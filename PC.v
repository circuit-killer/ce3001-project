==> flow/design.v <==
module PC(Clk,
          Rst,
          CurrPC,
          NextPC);
  input [16-1:0] CurrPC;
  input                  Clk, Rst;
  output reg [15:0] NextPC;
  always @(posedge Clk) begin
    if (!Rst)
      NextPC <= 0;
    else begin
      NextPC <= CurrPC + 1;
    end
  end  
endmodule  
* Step by step through the tools: PC *
The steps from the RTL of PC to its reports follow in flow order.
Line numbers count from 1 in the design file above.
Operators carry their Yosys type and port widths (W data, S select, Z words).
Library cell names are shortened.
The mark - stands for no value.

design
  top = PC
  clock = Clk
  standard-cell library = sky130hd
  library corner = tt_025C_1v80

* After elaboration *
Yosys after proc, flatten, opt, wreduce and memory -nomap, before mapping. Enables and synchronous resets that opt folds into registers are not counted as muxes. Memory bits, and registers merged into a memory's read port (data or address), are not among the register bits. Print and check cells are not counted. Equal cells are merged and count once.

word-level totals
  bits in registers = 16
  cells after elaboration = 2
  output and inout bits = 16
  bits of input ports = 18

operators by class
  $add $sub $neg = 1

operators with widths
  cell                     number
  $add A16 B1 Y16 const B  1

* Longest topological paths *
Yosys ltp: most cells in a row. Word level: on the elaborated netlist, between registers, memories and ports. Mapped: between sequential cells and ports; inverters and the memories' decode and read muxes count.

depth
  word-level depth = 1
  ABC_AREA = 1
  mapped depth = 7
  depth with buffers taken out = 7

* Synthesis result *
Yosys stat after the flow's synthesis: flattened, memories mapped to cells. It holds for the ABC_AREA given above (unset counts as 0); a run with the other value may have another netlist.
Totals and module areas in this step are rounded.

cell types
  cell      number  total area (µm²)
  dfxtp_1   16      320.307
  nand2_1   29      108.854
  nor2_1    25      93.84
  inv_1     14      52.55
  o21bai_1  3       22.522
  a21oi_1   4       20.019
  nand3_1   4       20.019
  o21a_1    2       15.014
  ha_1      1       12.512
  nand2_2   2       12.512
  nand4_1   2       12.512
  nor2_2    2       12.512
  nand2_4   1       11.261
  nor2_4    1       11.261
  o21ai_0   2       10.01
  xor2_1    1       8.758
  a211oi_1  1       7.507
  a31oi_1   1       6.256

Not listed: further types 2, cells in them 2.

synthesis totals
  chip area (Yosys) = 768.2 µm²
  buffer cells = 1
  cells in the netlist = 113
  flip-flops = 16
  sequential area = 320.3 µm²

* Timing after synthesis *
OpenSTA on the mapped netlist: ideal clock, no wires. The path of least setup slack (recovery checks aside). Input and output delay are each 20% of the period. Register names are those of the netlist, which keeps one name where synthesis merged equal registers.

path post-synthesis
  path type = input to register
  start = in CurrPC[0]
  end = reg NextPC[8]
  driving pins on the path = 6
  library setup time = 119 ps
  clock period = 1310 ps
  buffers on the path = 0
  data arrival time = 866 ps
  time at the first pin = 262 ps
  delay of the path = 723 ps
  external input delay = 262 ps
  slack = 325 ps
  required time = 1191 ps
  synthesis period reached = 985 ps

"delay of the path" is the arrival time less input delay plus setup time.
"driving pins on the path": output pins that drive a net of the path, with the launching flip-flop's if there is one; two outputs of one cell count as two.
"synthesis period reached" = period - worst setup slack (recovery checks aside). The figure is calculated, with input and output delays left at 20% of the set period.
The rows between start and end are the longest chain of elaborated cells between them; the timing report does not say that the signal goes this way. Where chains are equally long, one stands for them.
A line is the first line of the expression or statement that the cell stems from. Yosys adds cells for indexed reads and writes and turns some case tables into memories.

between the ends, post-synthesis
  cell sequence = ha_1 > nand3_1 > inv_1 > nand2_1 > o21ai_0 > a21oi_1
  length of the longest elaborated chain = 1
  elaborated cells between the ends (all ways) = 1
  source lines of those cells = 1
  those cells by class = add/sub: 1

ends and longest elaborated chain, post-synthesis
  item             RTL line  text
  start, declared  5         input [16-1:0] CurrPC;
  $add A16 B1 Y16  12        NextPC <= CurrPC + 1;
  end, assigned    10        NextPC <= 0;
  end, assigned    12
  end, declared    7         output reg [15:0] NextPC;

* Path in the finished layout *
From the final timing report of job 2: the path of least setup slack in the routed layout; clock arrival at registers is part of the times.
The report prints the path's times to 10 ps; the period is as set.

path post-layout
  path type = input to register
  start = in CurrPC[0]
  end = reg NextPC[8]
  external input delay = 340 ps
  library setup time = 110 ps
  clock period = 1710 ps
  buffers on the path = 1
  driving pins on the path = 7
  data arrival time = 1650 ps
  required time = 1850 ps
  slack = 200 ps
  time at the first pin = 340 ps

The rows between start and end are the longest chain of elaborated cells between them; the timing report does not say that the signal goes this way. Where chains are equally long, one stands for them.

between the ends, post-layout
  cell sequence = clkdlybuf4s50_1 > ha_1 > nand3_1 > inv_1 > nand2_1 > o21ai_0 > a21oi_1
  length of the longest elaborated chain = 1
  elaborated cells between the ends (all ways) = 1
  source lines of those cells = 1
  those cells by class = add/sub: 1

ends and longest elaborated chain, post-layout
  item             RTL line  text
  start, declared  5         input [16-1:0] CurrPC;
  $add A16 B1 Y16  12        NextPC <= CurrPC + 1;
  end, assigned    10        NextPC <= 0;
  end, assigned    12
  end, declared    7         output reg [15:0] NextPC;

Data sheet: physical implementation of PC

Settings and measured results of 2 stored flow runs for module PC (sky130hd), not sorted in any way. The constraints put input and output delay at 20% of the set period each and load the outputs with 0.01 pF.
"time of the worst setup path" is the time allowed to the run's worst setup path (the clock period less input and output delay, where it has them) less its slack. Clock arrival times count: a late capture clock shortens it, a late launch clock lengthens it.
"total power after layout" is the tool's figure for a default switching activity; nothing was simulated.
"time of the worst setup path" is given in steps of 10 ps.
The results are shown rounded.
Settings: -- = not set for that run.
Among the results, -- means that no value is shown for the run.

setting or result                          job 1  job 2
period_ns                                  0.828  1.71
CORE_UTILIZATION                           44     15
SETUP_SLACK_MARGIN                         0.07   -0.11
PLACE_DENSITY_LB_ADDON                     0.22   0.09
CORE_ASPECT_RATIO                          1.02   1.48
GPL_ROUTABILITY_DRIVEN                     0      --
CAP_MARGIN                                 30     20
SLEW_MARGIN                                10     30
MIN_ROUTING_LAYER                          met1   met2
CORE_MARGIN                                2      4
ABC_AREA                                   --     1
MAX_ROUTING_LAYER                          --     met4
chip area in the Yosys report (µm²)        --     768.2
die area (µm²)                             --     6352
standard-cell area after layout (µm²)      --     1270
utilization after layout (%)               --     25.8
setup slack of the critical path (ps)      --     201
total negative slack on setup checks (ps)  --     0
total power after layout (mW)              --     0.8812
time of the worst setup path (ps)          --     1170
worst setup path kind                      --     input to register

Job 1: not finished: routing ended with error DPL-0038
