==> flow/design.v <==
module Reg_File(input [4 - 1:0]      RAddr1, RAddr2, WAddr,
                input [16 - 1:0]      WData,
                input                     Wen, Clock, Reset,
                output reg [16 -1 :0] RData1, RData2
                );
  reg [16 - 1:0]                      regFile [0:15]; 
  always@(posedge Clock) begin
    if (!Reset) begin
      regFile[0] <= 0;
      regFile[1] <= 0;
      regFile[2] <= 0;
      regFile[3] <= 0;
      regFile[4] <= 0;
      regFile[5] <= 0;
      regFile[6] <= 0;
      regFile[7] <= 0;
      regFile[8] <= 0;
      regFile[9] <= 0;
      regFile[10] <= 0;
      regFile[11] <= 0;
      regFile[12] <= 0;
      regFile[13] <= 0;
      regFile[14] <= 0;
      regFile[15] <= 0;
    end else begin
      regFile[WAddr] <= ((Wen == 1'b1) && (WAddr != 1'b0)) ? WData : regFile[WAddr];
      if ((WAddr != 0) && (WAddr == RAddr1))   
        RData1 <= WData;
      else
        RData1 <= regFile[RAddr1];
      if ((WAddr != 0) && (WAddr == RAddr2))  
        RData2 <= WData;
      else 
        RData2 <= regFile[RAddr2];
    end  
  end  
endmodule  
# == Tool chain data of Reg_File ==
# The steps from the RTL of Reg_File to its reports follow in flow order.
# Line numbers count from 1 in the design file above.
# Operators carry their Yosys type and port widths (W data, S select, Z words).
# Library cell names are shortened.
# The mark -- stands for no value.
# inputs
design,Reg_File
clock,Clock
library,sky130hd
corner,tt_025C_1v80

# == Word-level counts ==
# Source: Yosys, flattened and elaborated, memories not mapped. Widths are those after wreduce; folded enables and synchronous resets count as part of the registers. Registers that Yosys merges into a memory's read port (data or address) are not register bits. Print and check cells do not count. Equal cells are merged and count once.
# Yosys's memory passes give these memory sizes; they may raise the number of words (mostly to a power of two), join words into wider ones and drop unused or constant bits.
# bits
ramBits,256
output_inout_bits,32
input_bits,31
mem_count,1
wordCells,18
ff_bits,32
mem_bits_ro,0
latch_bits,0
# classes
mul,0
cmp,0
n_mux,7
n_div,0
shifts,0
n_eq,3
n_reduce_logical,5
bitwise,0
addsub,0
# memory_table
name,size,width,line_no,rtl
regFile,16,16,6,reg [16 - 1:0]                      regFile [0:15];
# ops
cell,count
$mux W16,4
$eq A4 B4 Y1,2
$reduce_bool A4 Y1,1
$mux W4,1
$logic_and A1 B1 Y1,3
$ne A2 B2 Y1 const B,1
$reduce_and A2 Y1,1
$mux W1,2

# == Logic depth ==
# Depth = most cells in a row (Yosys ltp): at word level without a register or memory, in the mapped netlist without a sequential cell, where the memories' decode and read muxes count.
# depth
ltp_word,4
ABC_AREA,0
ltp_mapped,6
ltp_nobuf,4

# == After synthesis ==
# Source: synth_stat.txt of the flow (Yosys; design flattened, memories mapped). It holds for the ABC_AREA given above (unset counts as 0); a run with the other value may have another netlist.
# mapped
cells,915
yosys_area_mm2,0.0150131
seq_area_mm2,0.0086483
buffers,79
flip_flops,288
# types
type,count,area_total_um2
edfxtp_1,288,8.65E+03
mux4_2,129,2.91E+03
and2_1,241,1.51E+03
mux2i_1,93,930.893
mux2_2,29,326.563
clkbuf_1,49,183.926
buf_2,13,65.062
o21ai_0,12,60.058
buf_4,7,52.55
nor2_1,12,45.043
xnor2_1,5,43.792
buf_6,3,33.782
mux2_1,3,33.782
nand2b_1,5,31.28
nor3_1,6,30.029
buf_1,7,26.275
nand4b_1,2,17.517
xor2_1,2,17.517
# Other cell types: 8; their cells: 9.

# == Timing after synthesis ==
# Source: OpenSTA report_checks on the synthesized netlist (no wires, ideal clock, input and output delay 20% of the period each), path of least setup slack; recovery checks are left aside. Register names are those of the netlist, which keeps one name where synthesis merged equal registers.
# synth_timing
path_type,input-to-reg
startpoint,input port WAddr[3]
endpoint,memory regFile[1][0]
driving_pins,3
t_first_pin_ns,0.818
path_slack_ns,1.060
setup_ns,0.411
n_path_buf,1
t_required_ns,3.679
delay_ns,2.212
clock_period_ns,4.09
t_arrival_ns,2.619
input_delay_ns,0.818
period_less_setup_slack_ns,3.03
# "delay_ns" = arrival - input delay + setup time.
# "driving_pins": output pins that drive a net of the path, with the launching flip-flop's if there is one; two outputs of one cell count as two.
# "period_less_setup_slack_ns" is the clock period less the worst setup slack; recovery checks do not enter. This is arithmetic on one report: input and output delays are still those of the set period (20% each).
# The rows between start and end are the longest chain of elaborated cells between them; the timing report does not say that the signal goes this way. Where chains are equally long, one stands for them.
# A line is the first line of the expression or statement that the cell stems from. Yosys adds cells for indexed reads and writes and turns some case tables into memories.
# Only ways into the end's enable, where the timed path ends, are counted here.
# synth_via
path_cell_list,buf_2 -> or3_1 -> o21ai_0
elab_chain_cells,4
cells_between,5
cone_classes,1 x eq/ne; 1 x mux; 3 x reduce/logical
# synth_rtl
item,line_no,rtl
"start, declared",1,"module Reg_File(input [4 - 1:0]      RAddr1, RAddr2, WAddr,"
$reduce_bool A4 Y1,26,regFile[WAddr] <= ((Wen == 1'b1) && (WAddr != 1'b0)) ? WData : regFile[WAddr];
$logic_and A1 B1 Y1,26,
$ne A2 B2 Y1,--,
$reduce_and A2 Y1,--,
"end, declared",6,reg [16 - 1:0]                      regFile [0:15];

# == Worst path after layout ==
# Path of least setup slack in the final report of flow run A (OpenROAD, finished layout, wires in). Where an end is a register, its clock arrival counts in the times.
# layout_timing
path_type,input-to-reg
startpoint,input port RAddr1[1]
endpoint,register RData1[14]
setup_ns,0.25
input_delay_ns,0.55
t_required_ns,3.07
t_first_pin_ns,0.55
n_path_buf,1
path_slack_ns,0.68
clock_period_ns,2.76
t_arrival_ns,2.39
driving_pins,4
# The rows between start and end are the longest chain of elaborated cells between them; the timing report does not say that the signal goes this way. Where chains are equally long, one stands for them.
# layout_via
path_cell_list,clkdlybuf4s50_1 -> mux4_2 -> mux4_2 -> mux2_2
elab_chain_cells,3
cells_between,4
cone_lines,2
cone_classes,1 x eq/ne; 1 x mux; 1 x reduce/logical; 1 x memory
# layout_rtl
item,line_no,rtl
"start, declared",1,"module Reg_File(input [4 - 1:0]      RAddr1, RAddr2, WAddr,"
$eq A4 B4 Y1,27,if ((WAddr != 0) && (WAddr == RAddr1))
$logic_and A1 B1 Y1,27,
$mux W16,27,
"end, assigned",28,RData1 <= WData;
"end, assigned",30,RData1 <= regFile[RAddr1];
"end, declared",4,"output reg [16 -1 :0] RData1, RData2"

# Below are 2 stored runs of the flow (Yosys, OpenROAD; platform sky130hd) on Reg_File, each with its settings and what was measured, unordered. Constraints: input delay and output delay 20% of the set period each, output load 0.01 pF.
# "period_reached_ns" = clock period - worst setup slack. The figure is calculated, with input and output delays left at 20% of the set period.
# "fin_power_w" rests on the timing tool's default activity at the inputs, not on a simulated workload.
# Among the settings, - means not set for that run.
stored run,period_ns,CORE_UTILIZATION,SETUP_SLACK_MARGIN,PLACE_DENSITY_LB_ADDON,CELL_PAD_IN_SITES_DETAIL_PLACEMENT,TNS_END_PERCENT,GPL_TIMING_DRIVEN,CTS_CLUSTER_SIZE,MAX_ROUTING_LAYER,CAP_MARGIN,CORE_MARGIN,SLEW_MARGIN,CORE_ASPECT_RATIO,synthesis_area_mm2,die_mm2,fin_util_pct,fin_ws_ns,fin_power_w,period_reached_ns
flow run A,2.76,65,0.04,0.05,0,55,1,21,met4,20,2,20,-,0.0150131,0.0243282,76.7,0.676,0.010589,2.084
flow run B,3.42,39,0.07,0.01,-,-,-,-,met5,20,2,5,0.51,0.0150131,0.0401699,46.1,0.877,0.008566,2.543
