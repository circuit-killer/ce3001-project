==> flow/design.v <==
module alu(
           input signed [16 - 1:0] A, B,
           input [2:0]                 op,
           input [2:0]                 lastFlag,
           input                       FlagEn,
           input [3:0]                 imm,
           input                       clk,
           output reg [16 - 1:0]   out,
           output reg [2:0]            flag
           );
  wire                                 z, v, n;
  reg [16 - 1:0]                   tmpOut;
  assign z = (tmpOut == 16'b0) ? 1 : 0;
  assign v = ((op == 0 && ~(A[15] ^ B[15]) && (A[15] ^ tmpOut[15])) 
              || (op == 1 && (A[15] ^ B[15]) && (A[15] ^ tmpOut[15]))) ? 1 : 0;
  assign n = ((op == 0 || op == 1) && (~v && tmpOut[15])) ? 1 : 0;
  always @(*) begin
    case (op)
      0: tmpOut = A + B;
      1: tmpOut = A - B;
      2: tmpOut = A & B;
      3: tmpOut = A | B;
      4: tmpOut = A << imm;
      5: tmpOut = A >> imm;
      6: tmpOut = A >>> imm;
      7: tmpOut = {A << imm | A >> (16 - imm)};
      default: tmpOut = 16'd0;
    endcase
  end
  always @(posedge clk) begin
    out <= tmpOut;
    if (op < 4 && FlagEn == 1'b1) begin
      flag[0] <= z;
      flag[1] <= v;
      flag[2] <= n;
    end else begin
      flag <= lastFlag;
    end
  end
endmodule  
## Tool chain data of alu

Tool output for the design above, in the order of the flow.
Lines are those of the file above, counted from 1.
Library cell names are shortened.
Not given: n/a

| set-up | value |
|---|---|
| design top | alu |
| clock input | clk |
| cell library | sky130hd |
| timing corner | tt_025C_1v80 |

## After elaboration

Source: Yosys, flattened and elaborated, memories not mapped. Widths are those after wreduce; folded enables and synchronous resets count as part of the registers. Registers that Yosys merges into a memory's read port (data or address) are not register bits. Print and check cells do not count. Equal cells are merged and count once.

| cells by class | value |
|---|---|
| magnitude comparators | 1 |
| eq/ne operators | 7 |
| shifts and indexed selects | 4 |
| bitwise gates (word level) | 7 |
| add/sub/neg operators | 3 |
| reductions and logical operators | 11 |
| divide/modulo/power cells | 0 |
| mux-type cells | 7 |
| multipliers | 0 |

Operators with widths:

| kind | count |
|---|---|
| parallel mux 16 bit (select 8 bit) | 1 |
| OR 16 bit | 2 |
| >> shifter 16 x 32 -> 16 bit | 1 |
| adder 16 bit | 1 |
| subtractor 16 bit | 1 |
| bitwise AND 16 bit | 1 |
| << shifter 16 x 4 -> 16 bit | 1 |
| >> shifter 16 x 4 -> 16 bit | 1 |
| >>> shifter 16 x 4 -> 16 bit | 1 |
| logical NOT 16 bit | 1 |
| equality test 3 bit (second input constant) | 4 |
| logical AND 1 bit | 7 |
| equality test 3 x 2 -> 1 bit (second input constant) | 2 |
| subtractor 5 x 4 -> 6 bit (first input constant) | 1 |
| two-way mux 1 bit | 6 |
| equality test 3 x 1 -> 1 bit (second input constant) | 1 |
| less-than comparator 3 bit (second input constant) | 1 |
| logical NOT 3 bit | 1 |
| bitwise XOR 1 bit | 2 |
| logical OR 1 bit | 2 |
| NOT 1 bit | 2 |

| storage and ports | value |
|---|---|
| latch bits | 0 |
| input port bits | 44 |
| memories | 0 |
| clocked read ports x word width | 0 |
| output and inout port bits | 19 |
| memory bits (writable) | 0 |
| bits in registers | 19 |
| memory bits (read-only) | 0 |
| elaborated cells | 42 |

## Longest topological paths

Depth = most cells in a row (Yosys ltp): at word level without a register or memory, in the mapped netlist without a sequential cell, where the memories' decode and read muxes count.

| depth | value |
|---|---|
| depth after elaboration | 13 |
| ABC_AREA | 0 |
| gate-level depth with buffers | 18 |
| mapped depth without buffers | 16 |

## Netlist

Source: synth_stat.txt of the flow (Yosys; design flattened, memories mapped). It holds for the ABC_AREA given above (unset counts as 0); a run with the other value may have another netlist.
Totals and module areas in this step are rounded.

Cells by type:

| cell type | count | total area (um^2) |
|---|---|---|
| mux4_2 | 31 | 698.17 |
| dfxtp_1 | 19 | 380.365 |
| ha_1 | 21 | 262.752 |
| nand2_1 | 62 | 232.723 |
| nor2_1 | 61 | 228.97 |
| a21oi_1 | 39 | 195.187 |
| mux2i_1 | 18 | 180.173 |
| xnor2_1 | 20 | 175.168 |
| o21ai_0 | 32 | 160.154 |
| clkbuf_1 | 33 | 123.869 |
| mux2_2 | 11 | 123.869 |
| nand3_1 | 20 | 100.096 |
| nor2b_1 | 15 | 93.84 |
| nor3_1 | 18 | 90.086 |
| o211ai_1 | 12 | 90.086 |
| inv_1 | 19 | 71.318 |
| xor2_1 | 8 | 70.067 |
| buf_2 | 13 | 65.062 |

Not listed: further types 60, cells in them 156.

| synthesis totals | value |
|---|---|
| chip area (Yosys) | 4596 um^2 |
| cells in the netlist | 608 |
| flip-flops | 19 |
| sequential area | 380.4 um^2 |
| buffers | 54 |

## Path before layout

OpenSTA on the mapped netlist: ideal clock, no wires. The path of least setup slack (recovery checks aside). Input and output delay are each 20% of the period. Register names are those of the netlist, which keeps one name where synthesis merged equal registers.

| timing post-synthesis | value |
|---|---|
| path kind | input port to flip-flop |
| start point | input op[0] |
| end point | register flag[0] |
| setup slack | 0.428 ns |
| time at the first pin | 1.050 ns |
| period | 5.25 ns |
| data arrival time | 4.737 ns |
| data required time | 5.166 ns |
| input delay | 1.050 ns |
| path delay | 3.771 ns |
| stages on the path | 17 |
| path buffers | 3 |
| setup time | 0.084 ns |
| synthesis period reached | 4.822 ns |

"path delay" = arrival - input delay + setup time.
"stages on the path": output pins that drive a net of the path, with the launching flip-flop's if there is one; two outputs of one cell count as two.
"synthesis period reached" = period - worst setup slack (recovery checks aside). The figure is calculated, with input and output delays left at 20% of the set period.
Between the ends stands the longest chain of elaborated cells between them, by number of cells; it is not shown to be the way that was timed. Of several equally long chains one is given.
Each line given opens the expression or statement behind the cell; cells for indexed reads and writes are added by Yosys, which also makes memories of some case tables.

| on the way, post-synthesis | value |
|---|---|
| cells stage by stage | buf_2 > buf_1 > nand2b_1 > nor2_1 > clkbuf_1 > nor2_1 > xnor2_1 > ha_1 > a21oi_1 > nor2b_1 > o311a_1 > or3_1 > a311o_1 > nor2_1 > nand4b_1 > or4b_1 > o31ai_2 |
| cells in the longest elaborated chain | 5 |
| elaborated cells between the ends (all ways) | 14 |
| classes of those cells | 1 x compare; 7 x eq/ne; 3 x mux; 3 x reduce/logical |

Ends and longest elaborated chain, post-synthesis:

| item | line | text |
|---|---|---|
| start, declared | 3 | `input [2:0]                 op,` |
| equality test 3 bit | 18 | `case (op)` |
| parallel mux 16 bit (select 8 bit) | 18 |  |
| logical NOT 16 bit | 13 | `assign z = (tmpOut == 16'b0) ? 1 : 0;` |
| two-way mux 1 bit | 13 |  |
| two-way mux 1 bit | 32 | `if (op < 4 && FlagEn == 1'b1) begin` |
| end, assigned | 33 | `flag[0] <= z;` |
| end, assigned | 37 | `flag <= lastFlag;` |
| end, declared | 9 | `output reg [2:0]            flag` |

Some nets on the timed path still bear RTL names; the line given drives or declares the net.

Named nets, post-synthesis:

| net | line |
|---|---|
| tmpOut[9] | 18 |

## Worst path after layout

Path of least setup slack in the final report of run 1 (OpenROAD, finished layout, wires in). Where an end is a register, its clock arrival counts in the times.

| timing after layout | value |
|---|---|
| path kind | input port to flip-flop |
| start point | input op[0] |
| end point | register flag[0] |
| path buffers | 2 |
| time at the first pin | 1.80 ns |
| data arrival time | 6.74 ns |
| data required time | 9.18 ns |
| setup slack | 2.44 ns |
| setup time | 0.08 ns |
| period | 9.0 ns |
| input delay | 1.80 ns |
| stages on the path | 15 |

Between the ends stands the longest chain of elaborated cells between them, by number of cells; it is not shown to be the way that was timed. Of several equally long chains one is given.

| on the way, after layout | value |
|---|---|
| cells stage by stage | clkdlybuf4s50_1 > buf_4 > nand2b_1 > nor2_1 > mux2_2 > fa_1 > nor2b_1 > o31a_1 > o22ai_1 > xor2_1 > a22oi_1 > nor4_2 > nand4b_1 > or4b_1 > o31ai_2 |
| cells in the longest elaborated chain | 5 |
| elaborated cells between the ends (all ways) | 14 |
| classes of those cells | 1 x compare; 7 x eq/ne; 3 x mux; 3 x reduce/logical |

Ends and longest elaborated chain, after layout:

| item | line | text |
|---|---|---|
| start, declared | 3 | `input [2:0]                 op,` |
| equality test 3 bit | 18 | `case (op)` |
| parallel mux 16 bit (select 8 bit) | 18 |  |
| logical NOT 16 bit | 13 | `assign z = (tmpOut == 16'b0) ? 1 : 0;` |
| two-way mux 1 bit | 13 |  |
| two-way mux 1 bit | 32 | `if (op < 4 && FlagEn == 1'b1) begin` |
| end, assigned | 33 | `flag[0] <= z;` |
| end, assigned | 37 | `flag <= lastFlag;` |
| end, declared | 9 | `output reg [2:0]            flag` |

Some nets on the timed path still bear RTL names; the line given drives or declares the net.

Named nets, after layout:

| net | line |
|---|---|
| tmpOut[8] | 18 |

Hand-over note for alu

Top module alu; platform sky130hd; tools Yosys and OpenROAD; 2 stored runs in no particular order. Input and output delays are each 20% of the period that was set; the output load is 0.01 pF.
"clock period reached" means the clock period less the worst setup slack. The figure is calculated, with input and output delays left at 20% of the set period.
By "critical path time" is meant the share of the clock period that the worst setup path is allowed (20% is reserved at inputs, 20% at outputs), minus its slack. Clock arrival times at its registers enter into it.
"power consumption": no workload was simulated; the value follows from the tool's default switching activity.
Values from the reports are rounded here.

#### Run 1

| setting | value |
|---|---|
| period_ns | `9.0` |
| CORE_UTILIZATION | `42` |
| SETUP_SLACK_MARGIN | `2.19` |
| PLACE_DENSITY | `0.91` |
| CORE_ASPECT_RATIO | `1.16` |
| CELL_PAD_IN_SITES_DETAIL_PLACEMENT | `1` |
| ABC_AREA | `0` |
| CTS_CLUSTER_SIZE | `26` |
| CTS_CLUSTER_DIAMETER | `78` |
| MAX_ROUTING_LAYER | `met5` |
| CAP_MARGIN | `20` |
| CORE_MARGIN | `2` |
| SLEW_MARGIN | `20` |

| result | value |
|---|---|
| chip area in the Yosys report | 4596 um^2 |
| area inside the die boundary | 11800 um^2 |
| area of the standard cells in the finished layout | 5270 um^2 |
| utilization of the finished layout | 48.9 % |
| lowest setup slack | 2.436 ns |
| sum of negative setup slack | 0.000 ns |
| smallest hold slack | 2.112 ns |
| power consumption | 0.5640 mW |
| clock period reached | 6.564 ns |
| critical path time | 4.76 ns |
| critical path type | input port to flip-flop |

#### Run 2

| setting | value |
|---|---|
| period_ns | `9.17` |
| CORE_UTILIZATION | `57` |
| PLACE_DENSITY_LB_ADDON | `0.0` |
| ABC_AREA | `0` |
| GPL_TIMING_DRIVEN | `1` |
| CTS_CLUSTER_DIAMETER | `111` |
| MIN_ROUTING_LAYER | `met1` |
| MAX_ROUTING_LAYER | `met4` |
| CAP_MARGIN | `20` |
| CORE_MARGIN | `2` |
| SLEW_MARGIN | `20` |

| result | value |
|---|---|
| chip area in the Yosys report | 4596 um^2 |
| area inside the die boundary | 8797 um^2 |
| area of the standard cells in the finished layout | 5187 um^2 |
| utilization of the finished layout | 66.8 % |
| lowest setup slack | 2.736 ns |
| sum of negative setup slack | 0.000 ns |
| smallest hold slack | 2.174 ns |
| power consumption | 0.5046 mW |
| clock period reached | 6.434 ns |
| critical path time | 4.60 ns |
| critical path type | input port to flip-flop |

End of note.
